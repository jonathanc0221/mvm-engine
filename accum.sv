==> flow/design.v <==
module accum #(
    parameter DATAW  = 19,
    parameter ACCUMW = 32
) (
    input clk,
    input rst,
    input signed [DATAW-1:0] data,
    input ivalid,
    input first,
    input last,
    output signed [ACCUMW-1:0] result,
    output ovalid
);
    logic signed [ACCUMW-1:0] accum_reg, accum_next;
    logic signed [ACCUMW-1:0] result_reg;
    logic ivalid_reg;
    logic ovalid_reg;
    always_comb begin
            if (first) accum_next = data;
            else accum_next = accum_reg + data;
    end
    always_ff @(posedge clk) begin
        if (rst) begin
            accum_reg  <= '0;
            result_reg <= '0;
            ovalid_reg <= 1'b0;
            ivalid_reg <= 1'b0;
        end else begin
            accum_reg  <= accum_next;
            ivalid_reg <= ivalid;
            if (ivalid_reg && last) begin
                result_reg <= accum_next;
                ovalid_reg <= 1'b1;
            end else begin
                ovalid_reg <= 1'b0;
            end
        end
    end
    assign ovalid = ovalid_reg;
    assign result = $signed(result_reg);
endmodule
# Tool chain data of accum

The steps from the RTL of accum to its reports follow in flow order.
Line numbers count from 1 in the design file above.
A cell with - has no value.

Design top: accum
Clock port: clk
Standard-cell library: sky130hd
Library corner: tt_025C_1v80

# Word level

Counts by Yosys on the flattened word-level netlist (proc, flatten, opt, wreduce; memories kept). Register bits leave out memories and registers merged into their read ports (data or address); mux counts leave out enables and synchronous resets folded into registers. Print and check cells are left out. Cells with the same type and inputs are merged into one.

Register bits after elaboration: 66
Output and inout port bits: 33

$add $sub $neg: 1
Multiplexer cells: 2
Reductions and logical operators: 1

Operators with widths:

| kind                    | number |
| adder 32 x 19 -> 32 bit | 1 |
| 2-to-1 mux 32 bit       | 1 |
| logical AND 1 bit       | 1 |
| 2-to-1 mux 1 bit        | 1 |

# Logic depth

Yosys ltp: most cells in a row. Word level: on the elaborated netlist, between registers, memories and ports. Mapped: between sequential cells and ports; inverters and the memories' decode and read muxes count.

Word-level depth: 2
ABC_AREA: 0
Depth in mapped cells: 11
Mapped depth without buffers: 11

# Netlist

The flow's flattened synthesis, as Yosys stat reports it; memories are mapped. The netlist is that of the ABC_AREA named above (0 if unset); the other value can give another one.
Totals and module areas in this step are rounded.

Cell count: 485
Chip area (Yosys): 3940 um^2
Flip-flops: 66
Buffers: 27

Cells by type:

| cell                      | number |
| sky130_fd_sc_hd__dfxtp_1  | 66 |
| sky130_fd_sc_hd__ha_1     | 31 |
| sky130_fd_sc_hd__nor2_1   | 90 |
| sky130_fd_sc_hd__a211oi_1 | 31 |
| sky130_fd_sc_hd__a21oi_1  | 40 |
| sky130_fd_sc_hd__nand2_1  | 35 |
| sky130_fd_sc_hd__xnor2_1  | 15 |
| sky130_fd_sc_hd__o21ai_0  | 22 |
| sky130_fd_sc_hd__clkbuf_1 | 22 |
| sky130_fd_sc_hd__xor2_1   | 7 |
| sky130_fd_sc_hd__a21o_1   | 8 |
| sky130_fd_sc_hd__o21bai_1 | 8 |
| sky130_fd_sc_hd__nand3_1  | 10 |
| sky130_fd_sc_hd__a21oi_4  | 3 |
| sky130_fd_sc_hd__inv_1    | 12 |
| sky130_fd_sc_hd__mux2i_1  | 4 |
| sky130_fd_sc_hd__a21boi_0 | 5 |
| sky130_fd_sc_hd__o21ai_2  | 4 |

Other cell types: 37; their cells: 72.

# Path before layout

Path of least setup slack by OpenSTA after synthesis, without wires, with an ideal clock, recovery checks aside; 20% of the period is set as input and as output delay. Where synthesis merged equal registers, the netlist keeps one of their names.

Path type: input-to-reg
Start: input data[0]
End: register result_reg[26]
Period: 2.91 ns
External input delay: 0.582 ns
Library setup time: 0.087 ns
Launch time at the first pin: 0.582 ns
Data arrival time: 2.916 ns
Data required time: 2.823 ns
Setup slack: -0.093 ns
Delay of the path: 2.421 ns
Driving pins on the path: 11
Path buffers: 0
Period reached after synthesis: 3.003 ns

"delay of the path" = arrival - input delay + setup time.
"driving pins on the path" counts driving pins, that of a launching flip-flop among them; a cell with two outputs on the path counts twice.
"period reached after synthesis" is the clock period less the worst setup slack; recovery checks do not enter. This is arithmetic on one report: input and output delays are still those of the set period (20% each).
Between the ends stands the longest chain of elaborated cells between them, by number of cells; it is not shown to be the way that was timed. Of several equally long chains one is given.
A line is the first line of the expression or statement that the cell stems from. Yosys adds cells for indexed reads and writes and turns some case tables into memories.

Cell sequence: sky130_fd_sc_hd__ha_1 sky130_fd_sc_hd__fa_1 sky130_fd_sc_hd__a211oi_1 sky130_fd_sc_hd__o21ai_1 sky130_fd_sc_hd__a21oi_2 sky130_fd_sc_hd__o221ai_1 sky130_fd_sc_hd__a21oi_1 sky130_fd_sc_hd__o31a_1 sky130_fd_sc_hd__nor4_1 sky130_fd_sc_hd__a221o_1 sky130_fd_sc_hd__o31ai_1
Cells in the longest elaborated chain: 2

RTL lines, path post-synthesis:

| what                    | RTL line | text |
| start: declaration      | 7        | `input signed [DATAW-1:0] data,` |
| adder 32 x 19 -> 32 bit | 20       | `else accum_next = accum_reg + data;` |
| 2-to-1 mux 32 bit       | 19       | `if (first) accum_next = data;` |
| end: assignment         | 25       | `result_reg <= '0;` |
| end: assignment         | 32       | `result_reg <= accum_next;` |
| end: declaration        | 15       | `logic signed [ACCUMW-1:0] result_reg;` |

# Timing after layout

Path of least setup slack in the final report of flow run A (OpenROAD, finished layout, wires in). Where an end is a register, its clock arrival counts in the times.

Path type: reg-to-reg
Start: register accum_reg[8]
End: register accum_reg[26]
Period: 2.39 ns
Library setup time: 0.06 ns
Launch time at the first pin: 0.36 ns
Data arrival time: 2.93 ns
Data required time: 2.69 ns
Setup slack: -0.24 ns
Driving pins on the path: 13
Path buffers: 3

Between the ends stands the longest chain of elaborated cells between them, by number of cells; it is not shown to be the way that was timed. Of several equally long chains one is given.

Cell sequence: sky130_fd_sc_hd__dfxtp_2 sky130_fd_sc_hd__ha_4 sky130_fd_sc_hd__nand4_1 sky130_fd_sc_hd__buf_4 sky130_fd_sc_hd__nor2_2 sky130_fd_sc_hd__a21oi_2 sky130_fd_sc_hd__o221ai_2 sky130_fd_sc_hd__a21oi_2 sky130_fd_sc_hd__o31a_1 sky130_fd_sc_hd__buf_4 sky130_fd_sc_hd__a221o_1 sky130_fd_sc_hd__buf_4 sky130_fd_sc_hd__nor2_2
Cells in the longest elaborated chain: 2

RTL lines, path after layout:

| what                    | RTL line | text |
| start: declaration      | 14       | `logic signed [ACCUMW-1:0] accum_reg, accum_next;` |
| start: assignment       | 24       | `accum_reg  <= '0;` |
| start: assignment       | 29       | `accum_reg  <= accum_next;` |
| adder 32 x 19 -> 32 bit | 20       | `else accum_next = accum_reg + data;` |
| 2-to-1 mux 32 bit       | 19       | `if (first) accum_next = data;` |
| end: assignment         | 24       |  |
| end: assignment         | 29       |  |
| end: declaration        | 14       |  |

## Implementation results

Module accum, platform sky130hd: 2 stored runs of the flow (Yosys, OpenROAD) with differing settings, in no particular order. Input and output delays are each 20% of the period that was set; the output load is 0.01 pF.
"clock period reached" = clock period - worst setup slack. The figure is calculated, with input and output delays left at 20% of the set period.
By "total power after layout" is meant OpenSTA's value without simulated activity: inputs other than the clock are taken to toggle once in ten clock periods, and the tool carries that through the logic.
Values from the reports are rounded here.
Among the settings, . means not set for that run.
Results: . = not shown.

| item                                      | flow run A | flow run B |
| period_ns                                 | 2.39       | 5.94       |
| CAP_MARGIN                                | 20         | 20         |
| CORE_MARGIN                               | 2          | 2          |
| CORE_UTILIZATION                          | 40         | 59         |
| SLEW_MARGIN                               | 20         | 15         |
| SETUP_SLACK_MARGIN                        | .          | -0.05      |
| PLACE_DENSITY                             | .          | 0.81       |
| CELL_PAD_IN_SITES_GLOBAL_PLACEMENT        | .          | 2          |
| TNS_END_PERCENT                           | .          | 20         |
| ABC_AREA                                  | .          | 1          |
| CTS_CLUSTER_SIZE                          | .          | 45         |
| MAX_ROUTING_LAYER                         | .          | met4       |
| setup slack of the worst path (ns)        | -0.244     | .          |
| clock period reached (ns)                 | 2.634      | .          |
| final utilization                         | 0.693      | .          |
| total power after layout (uW)             | 4640       | .          |
| cell area after synthesis (um^2)          | 3940       | .          |
| die footprint (um^2)                      | 10700      | .          |
| worst hold slack in the final report (ns) | 0.445      | .          |

Flow run B: did not finish, placement stopped with GPL-0301
