==> flow/design.v <==
module dot8 #(
    parameter IWIDTH = 8,
    parameter OWIDTH = 32
) (
    input clk,
    input rst,
    input signed [8*IWIDTH-1:0] vec0,
    input signed [8*IWIDTH-1:0] vec1,
    input ivalid,
    output signed [OWIDTH-1:0] result,
    output ovalid
);
    logic signed [IWIDTH-1:0] a[8], b[8], aa[8], bb[8];
    logic signed [2*IWIDTH-1:0] y1[8];
    logic signed [2*IWIDTH:0] y2[4];
    logic signed [2*IWIDTH+1:0] y3[2];
    logic signed [2*IWIDTH+2:0] y;
    logic r_valid[6];
    always_comb begin
        for (int i = 0; i < 8; i = i + 1) begin : unpack
            aa[i] = vec0[(i+1)*IWIDTH-1-:IWIDTH];
            bb[i] = vec1[(i+1)*IWIDTH-1-:IWIDTH];
        end
    end
    always_ff @(posedge clk) begin
        if (rst) begin
            for (int i = 0; i < 8; i = i + 1) begin
                a[i] <= '0;
                b[i] <= '0;
            end
        end else begin
            for (int i = 0; i < 8; i = i + 1) begin
                a[i] <= aa[i];
                b[i] <= bb[i];
            end
        end
    end
    always_ff @(posedge clk) begin
        if (rst) begin
            for (int i = 0; i < 8; i = i + 1) begin
                y1[i] <= '0;
            end
        end else begin
            for (int i = 0; i < 8; i = i + 1) begin
                y1[i] <= a[i] * b[i];
            end
        end
    end
    always_ff @(posedge clk) begin
        if (rst) begin
            for (int i = 0; i < 4; i = i + 1) begin
                y2[i] <= '0;
            end
        end else begin
            for (int i = 0; i < 4; i = i + 1) begin
                y2[i] <= y1[i*2] + y1[i*2+1];
            end
        end
    end
    always_ff @(posedge clk) begin
        if (rst) begin
            for (int i = 0; i < 2; i = i + 1) begin
                y3[i] <= '0;
            end
        end else begin
            for (int i = 0; i < 2; i = i + 1) begin
                y3[i] <= y2[i*2] + y2[i*2+1];
            end
        end
    end
    always_ff @(posedge clk) begin
        if (rst) begin
            y <= '0;
        end else begin
            y <= y3[0] + y3[1];
        end
    end
    always_ff @(posedge clk) begin
        if (rst) begin
            for (int i = 0; i < 6; i = i + 1) begin
                r_valid[i] <= '0;
            end
        end else begin
             r_valid[0] <= ivalid;
            for (int i = 1; i < 6; i = i + 1) begin
                r_valid[i] <= r_valid[i-1];
            end
        end
    end
    assign result = $signed(y);
    assign ovalid = r_valid[5];
endmodule
# Step by step through the tools: dot8

The steps from the RTL of dot8 to its reports follow in flow order.
Line numbers count from 1 in the design file above.
Operators carry their Yosys type and port widths (W data, S select, Z words).
Cell names lack the library's common part.
The mark n/a stands for no value.

Design top: dot8
Clock port: clk
Standard-cell library: sky130hd
Library corner: tt_025C_1v80

# Elaborated design

Source: Yosys, flattened and elaborated. Widths are those after wreduce; folded enables and synchronous resets count as part of the registers. Registers that Yosys merges into a memory's read port (data or address) are not register bits. Print and check cells do not count. Equal cells are merged and count once.

$add $sub $neg: 7
Multipliers: 8

Operators by type and width:

| kind             | count |
| $mul A8 B8 Y16   | 8 |
| $add A16 B16 Y17 | 4 |
| $add A17 B17 Y18 | 2 |
| $add A18 B18 Y19 | 1 |

Bits in registers: 385
Bits of input ports: 131
Output and inout bits: 33
Word-level cells: 52

# Longest topological paths

Depth = most cells in a row (Yosys ltp): at word level without a register or memory, in the mapped netlist without a sequential cell, where the memories' decode and read muxes count.

Depth in word-level cells: 1
ABC_AREA: 1
Depth in mapped cells: 22
Depth with buffers taken out: 21

# After synthesis

Yosys stat after the flow's synthesis: flattened, memories mapped to cells. It holds for the ABC_AREA given above (unset counts as 0); a run with the other value may have another netlist.
Totals and module areas in this step are rounded.

Cells in the netlist: 5094
Chip area (Yosys): 37300 sq um
Sequential part of the area: 7710 sq um
Flip-flop cells: 385
Buffers: 175

Cells by type:

| cell     | count | total area (sq um) |
| fa_1     | 447   | 8.95E+03 |
| dfxtp_1  | 385   | 7.71E+03 |
| inv_1    | 1334  | 5.01E+03 |
| ha_1     | 348   | 4.35E+03 |
| nand2_1  | 1020  | 3.83E+03 |
| nor2_1   | 532   | 2E+03 |
| a21oi_1  | 317   | 1.59E+03 |
| nand3_1  | 153   | 765.734 |
| o21ai_0  | 139   | 695.667 |
| clkbuf_1 | 135   | 506.736 |
| xnor2_1  | 21    | 183.926 |
| o21a_1   | 23    | 172.666 |
| nand4_1  | 26    | 162.656 |
| xor2_1   | 18    | 157.651 |
| o21bai_1 | 18    | 135.13 |
| nor3_1   | 26    | 130.125 |
| nand3b_1 | 15    | 112.608 |
| buf_4    | 14    | 105.101 |

Not listed: further types 23, cells in them 123.

# Path before layout

Source: OpenSTA report_checks on the synthesized netlist (no wires, ideal clock, input and output delay 20% of the period each), path of least setup slack; recovery checks are left aside. Register names are those of the netlist, which keeps one name where synthesis merged equal registers.

Kind: reg2reg
Start point: reg b[2][2]
End point: reg y1[2][14]
Clock period: 8.71 ns
Library setup time: 0.113 ns
Time at the first pin: 0.000 ns
Data arrival time: 3.786 ns
Data required time: 8.597 ns
Setup slack: 4.811 ns
Path delay: 3.899 ns
Stages on the path: 16
Buffers on the path: 1
Synthesis period reached: 3.899 ns

"path delay" is the arrival time less input delay plus setup time.
"stages on the path": output pins that drive a net of the path, with the launching flip-flop's if there is one; two outputs of one cell count as two.
"synthesis period reached" is the clock period less the worst setup slack; recovery checks do not enter. This is arithmetic on one report: input and output delays are still those of the set period (20% each).
The rows between start and end are the longest chain of elaborated cells between them; the timing report does not say that the signal goes this way. Where chains are equally long, one stands for them.
Each line given opens the expression or statement behind the cell; cells for indexed reads and writes are added by Yosys, which also makes memories of some case tables.

Cells stage by stage: dfxtp_1 clkbuf_1 nand2_1 fa_1 fa_1 fa_1 inv_1 fa_1 ha_1 inv_1 nor3_1 nand3_1 nand4_1 nand2_1 nand2_1 nor2_1
Cells in the longest elaborated chain: 1
Elaborated cells on any way between the ends: 1
Source lines of those cells: 1
Those cells by class: mul: 1

Ends and longest elaborated chain, after synthesis:

| element            | RTL line | source |
| start: declaration | 13       | `logic signed [IWIDTH-1:0] a[8], b[8], aa[8], bb[8];` |
| start: assignment  | 29       | `b[i] <= '0;` |
| start: assignment  | 34       | `b[i] <= bb[i];` |
| $mul A8 B8 Y16     | 45       | `y1[i] <= a[i] * b[i];` |
| end: assignment    | 41       | `y1[i] <= '0;` |
| end: assignment    | 45       |  |
| end: declaration   | 14       | `logic signed [2*IWIDTH-1:0] y1[8];` |

# Worst path after layout

Path of least setup slack in the final report of flow run A (OpenROAD, finished layout, wires in). Where an end is a register, its clock arrival counts in the times.

Kind: reg2reg
Start point: reg b[0][4]
End point: reg y1[0][14]
Clock period: 3.38 ns
Library setup time: 0.10 ns
Time at the first pin: 0.66 ns
Data arrival time: 4.40 ns
Data required time: 3.93 ns
Setup slack: -0.46 ns
Stages on the path: 19
Buffers on the path: 0

The rows between start and end are the longest chain of elaborated cells between them; the timing report does not say that the signal goes this way. Where chains are equally long, one stands for them.

Cells stage by stage: dfxtp_4 nand2_2 inv_2 fa_1 inv_2 fa_1 inv_2 fa_1 inv_2 fa_1 inv_2 ha_4 inv_4 nor3_4 nand3_1 nand3_2 nand2_1 nand2_1 nor2_1
Cells in the longest elaborated chain: 1
Elaborated cells on any way between the ends: 1
Source lines of those cells: 1
Those cells by class: mul: 1

Ends and longest elaborated chain, after layout:

| element            | RTL line | source |
| start: declaration | 13       | `logic signed [IWIDTH-1:0] a[8], b[8], aa[8], bb[8];` |
| start: assignment  | 29       | `b[i] <= '0;` |
| start: assignment  | 34       | `b[i] <= bb[i];` |
| $mul A8 B8 Y16     | 45       | `y1[i] <= a[i] * b[i];` |
| end: assignment    | 41       | `y1[i] <= '0;` |
| end: assignment    | 45       |  |
| end: declaration   | 14       | `logic signed [2*IWIDTH-1:0] y1[8];` |

FLOW RESULTS
============

Record of 2 stored runs of the RTL-to-layout flow on dot8, platform sky130hd. The runs are unordered. Constraints: input delay and output delay 20% of the set period each, output load 0.01 pF.
"achieved clock period" means the clock period less the worst setup slack. The figure is calculated, with input and output delays left at 20% of the set period.
"worst path time" = time allowed to the worst setup path (clock period - input delay - output delay, where it has them) - its slack; a late launch clock adds to it, a late capture clock takes from it.
"total power of the final layout" rests on the timing tool's default activity at the inputs, not on a simulated workload.
The results are shown rounded.
Among the settings, - means not set for that run.

| name                                           | flow run A | flow run B |
| period_ns                                      | 3.38       | 5.21       |
| CORE_UTILIZATION                               | 24         | 24         |
| PLACE_DENSITY_LB_ADDON                         | 0.07       | -          |
| HOLD_SLACK_MARGIN                              | -0.06      | -          |
| CORE_MARGIN                                    | 8          | 2          |
| CELL_PAD_IN_SITES_DETAIL_PLACEMENT             | 1          | -          |
| TNS_END_PERCENT                                | 70         | -          |
| ABC_AREA                                       | 1          | -          |
| MIN_ROUTING_LAYER                              | met2       | -          |
| CAP_MARGIN                                     | 20         | 20         |
| SLEW_MARGIN                                    | 20         | 20         |
| setup total negative slack (ns)                | -24.7      | 0.000      |
| standard-cell area of the final layout (sq um) | 49600      | 40200      |
| total power of the final layout (mW)           | 22.2       | 11.7       |
| worst path time (ns)                           | 3.84       | 4.51       |
| class of the worst setup path                  | reg2reg    | reg2reg    |
| full die area (sq um)                          | 168000     | 147000     |
| mapped cell area after synthesis (sq um)       | 37300      | 34500      |
| worst slack on setup checks (ns)               | -0.464     | 0.704      |
| utilization of the finished layout (%)         | 32.2       | 28.1       |
| achieved clock period (ns)                     | 3.844      | 4.506      |
| smallest hold slack (ns)                       | 0.316      | 0.436      |
