==> flow/design.v <==
module ctrl #(
    parameter VEC_ADDRW = 8,
    parameter MAT_ADDRW = 9,
    parameter VEC_SIZEW = VEC_ADDRW + 1,
    parameter MAT_SIZEW = MAT_ADDRW + 1
) (
    input clk,
    input rst,
    input start,
    input [VEC_ADDRW-1:0] vec_start_addr,
    input [VEC_SIZEW-1:0] vec_num_words,
    input [MAT_ADDRW-1:0] mat_start_addr,
    input [MAT_SIZEW-1:0] mat_num_rows_per_olane,
    output [VEC_ADDRW-1:0] vec_raddr,
    output [MAT_ADDRW-1:0] mat_raddr,
    output accum_first,
    output accum_last,
    output ovalid,
    output busy
);
    typedef enum logic [1:0] {
        IDLE,
        WAIT,
        COMPUTE
    } state_t;
    state_t state, next_state;
    logic [VEC_ADDRW-1:0] vec_start_addr_r;
    logic [VEC_SIZEW-1:0] vec_num_words_r;
    logic [MAT_ADDRW-1:0] mat_start_addr_r;
    logic [MAT_SIZEW-1:0] mat_num_rows_per_olane_r;
    logic [VEC_SIZEW-1:0] vec_idx, next_vec_idx;
    logic [MAT_SIZEW-1:0] mat_row_idx, next_mat_row_idx;
    logic [1:0] wait_counter, next_wait_counter;
    logic [VEC_SIZEW-1:0] vec_idx_pipe1, vec_idx_pipe2, vec_idx_pipe3;
    logic [MAT_SIZEW-1:0] mat_row_idx_pipe1, mat_row_idx_pipe2, mat_row_idx_pipe3;
    logic [MAT_ADDRW-1:0] mat_row_base_pipe1, mat_row_base_pipe2, mat_row_base_pipe3;
    logic accum_first_pipe1, accum_first_pipe2, accum_first_pipe3;
    logic accum_last_pipe1, accum_last_pipe2, accum_last_pipe3;
    logic ovalid_pipe1, ovalid_pipe2, ovalid_pipe3;
    logic [VEC_ADDRW-1:0] vec_raddr_reg;
    logic [MAT_ADDRW-1:0] mat_raddr_reg;
    logic accum_first_reg;
    logic accum_last_reg;
    logic ovalid_reg;
    logic busy_reg;
    always_ff @(posedge clk or posedge rst) begin
        if (rst) begin
            state <= IDLE;
            vec_start_addr_r <= '0;
            vec_num_words_r <= '0;
            mat_start_addr_r <= '0;
            mat_num_rows_per_olane_r <= '0;
            vec_idx <= '0;
            mat_row_idx <= '0;
            wait_counter <= 2'b00;
            vec_idx_pipe1 <= '0;
            vec_idx_pipe2 <= '0;
            vec_idx_pipe3 <= '0;
            mat_row_idx_pipe1 <= '0;
            mat_row_idx_pipe2 <= '0;
            mat_row_idx_pipe3 <= '0;
            mat_row_base_pipe1 <= '0;
            mat_row_base_pipe2 <= '0;
            mat_row_base_pipe3 <= '0;
            accum_first_pipe1 <= 1'b0;
            accum_first_pipe2 <= 1'b0;
            accum_first_pipe3 <= 1'b0;
            accum_last_pipe1 <= 1'b0;
            accum_last_pipe2 <= 1'b0;
            accum_last_pipe3 <= 1'b0;
            ovalid_pipe1 <= 1'b0;
            ovalid_pipe2 <= 1'b0;
            ovalid_pipe3 <= 1'b0;
        end else begin
            state <= next_state;
            vec_idx <= next_vec_idx;
            mat_row_idx <= next_mat_row_idx;
            wait_counter <= next_wait_counter;
            if (state == IDLE) begin
                vec_start_addr_r <= vec_start_addr;
                vec_num_words_r <= vec_num_words;
                mat_start_addr_r <= mat_start_addr;
                mat_num_rows_per_olane_r <= mat_num_rows_per_olane;
            end
            vec_idx_pipe1      <= vec_idx;
            mat_row_idx_pipe1  <= mat_row_idx;
            mat_row_base_pipe1 <= mat_row_idx * vec_num_words_r;
            accum_first_pipe1  <= (state == COMPUTE) && (vec_idx == 0);
            accum_last_pipe1   <= (state == COMPUTE) && (vec_idx == vec_num_words_r - 1);
            ovalid_pipe1       <= (state == COMPUTE);
            vec_idx_pipe2      <= vec_idx_pipe1;
            mat_row_idx_pipe2  <= mat_row_idx_pipe1;
            mat_row_base_pipe2 <= mat_start_addr_r + mat_row_base_pipe1;
            accum_first_pipe2  <= accum_first_pipe1;
            accum_last_pipe2   <= accum_last_pipe1;
            ovalid_pipe2       <= ovalid_pipe1;
            vec_idx_pipe3      <= vec_idx_pipe2;
            mat_row_idx_pipe3  <= mat_row_idx_pipe2;
            mat_row_base_pipe3 <= mat_row_base_pipe2;
            accum_first_pipe3  <= accum_first_pipe2;
            accum_last_pipe3   <= accum_last_pipe2;
            ovalid_pipe3       <= ovalid_pipe2;
        end
    end
    always_comb begin
        case (state)
            IDLE: next_state = (start) ? WAIT : IDLE;
            WAIT: next_state = (wait_counter == 2) ? COMPUTE : WAIT;
            COMPUTE:
            next_state = ((vec_idx == vec_num_words_r - 1) && (mat_row_idx == mat_num_rows_per_olane_r - 1)) ? IDLE : COMPUTE;
            default: next_state = IDLE;
        endcase
    end
    always_comb begin
        next_vec_idx = vec_idx;
        next_mat_row_idx = mat_row_idx;
        next_wait_counter = wait_counter;
        busy_reg = 1'b0;
        case (state)
            WAIT: begin
                busy_reg = 1'b1;
                next_wait_counter = wait_counter + 1;
            end
            COMPUTE: begin
                busy_reg = 1'b1;
                next_wait_counter = 0;
                if (vec_idx == vec_num_words_r - 1) begin
                    if (mat_row_idx == mat_num_rows_per_olane_r - 1) begin
                        next_vec_idx = 0;
                        next_mat_row_idx = 0;
                    end else begin
                        next_vec_idx = 0;
                        next_mat_row_idx = mat_row_idx + 1;
                    end
                end else begin
                    next_vec_idx = vec_idx + 1;
                    next_mat_row_idx = mat_row_idx;
                end
            end
            default: begin
                next_vec_idx = 0;
                next_mat_row_idx = 0;
                next_wait_counter = 0;
            end
        endcase
    end
    always_ff @(posedge clk or posedge rst) begin
        if (rst) begin
            vec_raddr_reg   <= '0;
            mat_raddr_reg   <= '0;
            accum_first_reg <= 1'b0;
            accum_last_reg  <= 1'b0;
            ovalid_reg      <= 1'b0;
        end else begin
            vec_raddr_reg   <= vec_start_addr_r + vec_idx_pipe3;
            mat_raddr_reg   <= mat_row_base_pipe3 + vec_idx_pipe3;
            accum_first_reg <= accum_first_pipe3;
            accum_last_reg  <= accum_last_pipe3;
            ovalid_reg      <= ovalid_pipe3;
        end
    end
    assign vec_raddr   = vec_raddr_reg;
    assign mat_raddr   = mat_raddr_reg;
    assign accum_first = accum_first_reg;
    assign accum_last  = accum_last_reg;
    assign ovalid      = ovalid_reg;
    assign busy        = busy_reg;
endmodule
# --- Step by step through the tools: ctrl ---
# Tool output for the design above, in the order of the flow.
# Line numbers count from 1 in the design file above.
setup:
  design: "ctrl"
  clock: "clk"
  lib: "sky130hd"
  lib_corner: "tt_025C_1v80"

# --- Elaborated design ---
# Counts by Yosys on the flattened word-level netlist (proc, flatten, opt, wreduce; memories kept). Register bits leave out memories and registers merged into their read ports (data or address). Print and check cells are left out. Cells with the same type and inputs are merged into one.
op_classes:
  n_addsub: 8
  n_mul: 1
  equal: 6
  mux: 11
  n_logic: 1
  n_reduce_logical: 7
ops:
  columns: ["op", "count"]
  rows:
  - ["10-bit by 9-bit multiplier with 9-bit output", 1]
  - ["10-bit by 32-bit equality test with 1-bit output", 1]
  - ["9-bit by 32-bit equality test with 1-bit output", 1]
  - ["10-bit parallel mux with 2-bit select", 1]
  - ["10-bit 2-to-1 mux", 2]
  - ["9-bit adder", 2]
  - ["9-bit parallel mux with 2-bit select", 1]
  - ["10-bit by 1-bit subtractor with 11-bit output (second input constant)", 1]
  - ["10-bit by 1-bit adder with 10-bit output (second input constant)", 1]
  - ["9-bit by 1-bit subtractor with 10-bit output (second input constant)", 1]
  - ["9-bit by 1-bit adder with 9-bit output (second input constant)", 1]
  - ["9-bit zero test", 1]
  - ["9-bit 2-to-1 mux", 1]
  - ["8-bit adder", 1]
  - ["2-bit parallel mux with 3-bit select", 1]
  - ["2-bit 2-to-1 mux", 3]
  - ["2-bit equality test (second input constant)", 2]
  - ["1-bit logical AND", 3]
  - ["2-bit by 1-bit adder with 2-bit output (second input constant)", 1]
  - ["2-bit by 1-bit equality test with 1-bit output (second input constant)", 1]
  - ["2-bit != test (second input constant)", 1]
  - ["2-bit zero test", 1]
  - ["2-bit AND reduction", 1]
  - ["2-bit OR reduction", 1]
  - ["1-bit 2-to-1 mux", 2]
  - ["1-bit NOT", 1]
bits:
  ff_bits: 142
  inputBits: 39
  output_inout_bits: 21
  elab_cells: 62

# --- Longest topological paths ---
# Yosys ltp: most cells in a row. Word level: on the elaborated netlist, between registers, memories and ports. Mapped: between sequential cells and ports; inverters and the memories' decode and read muxes count.
depth:
  depth_word: 5
  abc_area: 0
  ltp_mapped: 16

# --- Synthesis result ---
# Yosys stat after the flow's synthesis: flattened, memories mapped to cells. It holds for the ABC_AREA given above (unset counts as 0); a run with the other value may have another netlist.
types:
  columns: ["type", "count", "type_area_um2"]
  rows:
  - ["sky130_fd_sc_hd__dfrtp_1", 142, 3.55E+03]
  - ["sky130_fd_sc_hd__ha_1", 46, 575.552]
  - ["sky130_fd_sc_hd__fa_1", 21, 420.403]
  - ["sky130_fd_sc_hd__xnor2_1", 46, 402.886]
  - ["sky130_fd_sc_hd__mux2_2", 29, 326.563]
  - ["sky130_fd_sc_hd__nand2_1", 62, 232.723]
  - ["sky130_fd_sc_hd__inv_1", 59, 221.462]
  - ["sky130_fd_sc_hd__xor2_1", 22, 192.685]
  - ["sky130_fd_sc_hd__a21oi_1", 23, 115.11]
  - ["sky130_fd_sc_hd__o21ai_0", 23, 115.11]
  - ["sky130_fd_sc_hd__and2_1", 14, 87.584]
  - ["sky130_fd_sc_hd__nor2_1", 23, 86.333]
  - ["sky130_fd_sc_hd__a21o_1", 9, 67.565]
  - ["sky130_fd_sc_hd__clkbuf_1", 15, 56.304]
  - ["sky130_fd_sc_hd__nand3_1", 11, 55.053]
  - ["sky130_fd_sc_hd__nor3_1", 9, 45.043]
  - ["sky130_fd_sc_hd__o21bai_1", 6, 45.043]
  - ["sky130_fd_sc_hd__nor2b_1", 7, 43.792]
# Not listed: further types 42, cells in them 81.
mapped:
  mapped_cells: 648
  yosys_area_um2: 7298.2
  seqArea_um2: 3579.7
  ffs: 143
  n_buf: 27

# --- Worst setup path after synthesis ---
# Path of least setup slack by OpenSTA after synthesis, without wires, with an ideal clock, recovery checks aside; 20% of the period is set as input and as output delay. Where synthesis merged equal registers, the netlist keeps one of their names.
synth_path:
  path_kind: "register to register"
  from: "register mat_row_idx[3]"
  to: "register mat_row_base_pipe1[8]"
  period_ps: 3820
  setup_time_ps: 125
  arrival_ps: 3805
  path_slack_ps: -110
  path_delay_ps: 3930
  driving_pins: 16
  path_buffers: 1
  synth_period_reached_ps: 3930
# "path_delay_ps" is the arrival time less input delay plus setup time.
# "driving_pins" counts driving pins, that of a launching flip-flop among them; a cell with two outputs on the path counts twice.
# "synth_period_reached_ps" is the clock period less the worst setup slack; recovery checks do not enter. This is arithmetic on one report: input and output delays are still those of the set period (20% each).
# Between the ends stands the longest chain of elaborated cells between them, by number of cells; it is not shown to be the way that was timed. Of several equally long chains one is given.
# Each line given opens the expression or statement behind the cell; cells for indexed reads and writes are added by Yosys, which also makes memories of some case tables.
synth_between:
  path_cell_list: "sky130_fd_sc_hd__dfrtp_1 sky130_fd_sc_hd__clkbuf_1 sky130_fd_sc_hd__nand2_1 sky130_fd_sc_hd__fa_1 sky130_fd_sc_hd__inv_1 sky130_fd_sc_hd__fa_1 sky130_fd_sc_hd__ha_1 sky130_fd_sc_hd__inv_1 sky130_fd_sc_hd__fa_1 sky130_fd_sc_hd__inv_1 sky130_fd_sc_hd__fa_1 sky130_fd_sc_hd__a21o_1 sky130_fd_sc_hd__a21oi_1 sky130_fd_sc_hd__xnor2_1 sky130_fd_sc_hd__xnor2_1 sky130_fd_sc_hd__xnor2_1"
  elab_chain_len: 1
  cone_cells: 1
  lines_between: 1
synth_rtl:
  columns: ["element", "line", "source"]
  rows:
  - ["start: declaration", 32, "logic [MAT_SIZEW-1:0] mat_row_idx, next_mat_row_idx;"]
  - ["start: assignment", 54, "mat_row_idx <= '0;"]
  - ["start: assignment", 77, "mat_row_idx <= next_mat_row_idx;"]
  - ["10-bit by 9-bit multiplier with 9-bit output", 87, "mat_row_base_pipe1 <= mat_row_idx * vec_num_words_r;"]
  - ["end: assignment", 62, "mat_row_base_pipe1 <= '0;"]
  - ["end: assignment", 87, null]
  - ["end: declaration", 36, "logic [MAT_ADDRW-1:0] mat_row_base_pipe1, mat_row_base_pipe2, mat_row_base_pipe3;"]

# --- Worst path after layout ---
# Path of least setup slack in the final report of run A (OpenROAD, finished layout, wires in). Where an end is a register, its clock arrival counts in the times.
# The path's times are printed in steps of 10 ps; the period is the one set.
layout_path:
  path_kind: "register to register"
  from: "register mat_row_idx[5]"
  to: "register mat_row_base_pipe1[8]"
  period_ps: 3750
  setup_time_ps: 70
  arrival_ps: 4090
  path_slack_ps: 10
  driving_pins: 14
  path_buffers: 0
# Between the ends stands the longest chain of elaborated cells between them, by number of cells; it is not shown to be the way that was timed. Of several equally long chains one is given.
layout_between:
  path_cell_list: "sky130_fd_sc_hd__dfrtp_2 sky130_fd_sc_hd__nand2_1 sky130_fd_sc_hd__fa_1 sky130_fd_sc_hd__fa_1 sky130_fd_sc_hd__inv_1 sky130_fd_sc_hd__fa_1 sky130_fd_sc_hd__inv_1 sky130_fd_sc_hd__fa_1 sky130_fd_sc_hd__inv_1 sky130_fd_sc_hd__ha_1 sky130_fd_sc_hd__a21oi_2 sky130_fd_sc_hd__xnor2_1 sky130_fd_sc_hd__xnor2_1 sky130_fd_sc_hd__xnor2_1"
  elab_chain_len: 1
  cone_cells: 1
  lines_between: 1
layout_rtl:
  columns: ["element", "line", "source"]
  rows:
  - ["start: declaration", 32, "logic [MAT_SIZEW-1:0] mat_row_idx, next_mat_row_idx;"]
  - ["start: assignment", 54, "mat_row_idx <= '0;"]
  - ["start: assignment", 77, "mat_row_idx <= next_mat_row_idx;"]
  - ["10-bit by 9-bit multiplier with 9-bit output", 87, "mat_row_base_pipe1 <= mat_row_idx * vec_num_words_r;"]
  - ["end: assignment", 62, "mat_row_base_pipe1 <= '0;"]
  - ["end: assignment", 87, null]
  - ["end: declaration", 36, "logic [MAT_ADDRW-1:0] mat_row_base_pipe1, mat_row_base_pipe2, mat_row_base_pipe3;"]

# 2 stored runs of ctrl in the flow (synthesis by Yosys, layout by OpenROAD, sky130hd cells), in arbitrary order. Constraints: input delay and output delay 20% of the set period each, output load 0.01 pF.
# "timing.achieved_period_ps": clock period set for the run, less the worst setup slack. It is reckoned from that one timing run; input and output delays stay at 20% of the period that was set.
# "worst_path_ps" = time allowed to the worst setup path (clock period - input delay - output delay, where it has them) - its slack; a late launch clock adds to it, a late capture clock takes from it.
# By "total_power_uw" is meant OpenSTA's value without simulated activity: inputs other than the clock are taken to toggle once in ten clock periods, and the tool carries that through the logic.
# "worst_path_ps" is given in steps of 10 ps.
runs:
  - name: "run A"
    settings:
      period_ns: 3.75
      CORE_UTILIZATION: 41
      SETUP_SLACK_MARGIN: -0.15
      PLACE_DENSITY: 0.51
      CELL_PAD_IN_SITES_DETAIL_PLACEMENT: 1
      GPL_TIMING_DRIVEN: 0
      GPL_ROUTABILITY_DRIVEN: 0
      CTS_CLUSTER_DIAMETER: 329
      MAX_ROUTING_LAYER: "met5"
      CAP_MARGIN: 20
      CORE_MARGIN: 2
      SLEW_MARGIN: 20
    results:
      synth_chip_area_um2: 7298.2
      dieArea_um2: 18884.3
      post_route_stdcell_area_um2: 9075.0
      post_route_util_pct: 52.3
      worstSetupSlack_ps: 6
      final_setup_tns_ps: 0
      worst_hold_slack_ps: 345
      total_power_uw: 5851
      timing.achieved_period_ps: 3744
      worst_path_ps: 3740
      timing.worst_path_kind: "register to register"
  - name: "run B"
    settings:
      period_ns: 4.42
      CORE_UTILIZATION: 65
      SETUP_SLACK_MARGIN: 1.23
      PLACE_DENSITY_LB_ADDON: 0.07
      CORE_ASPECT_RATIO: 1.73
      CELL_PAD_IN_SITES_DETAIL_PLACEMENT: 1
      GPL_TIMING_DRIVEN: 1
      GPL_ROUTABILITY_DRIVEN: 1
      CAP_MARGIN: 15
      SLEW_MARGIN: 35
      MIN_ROUTING_LAYER: "met1"
      CORE_MARGIN: 2
    outcome: "no results, clock tree synthesis failed with DPL-0033"
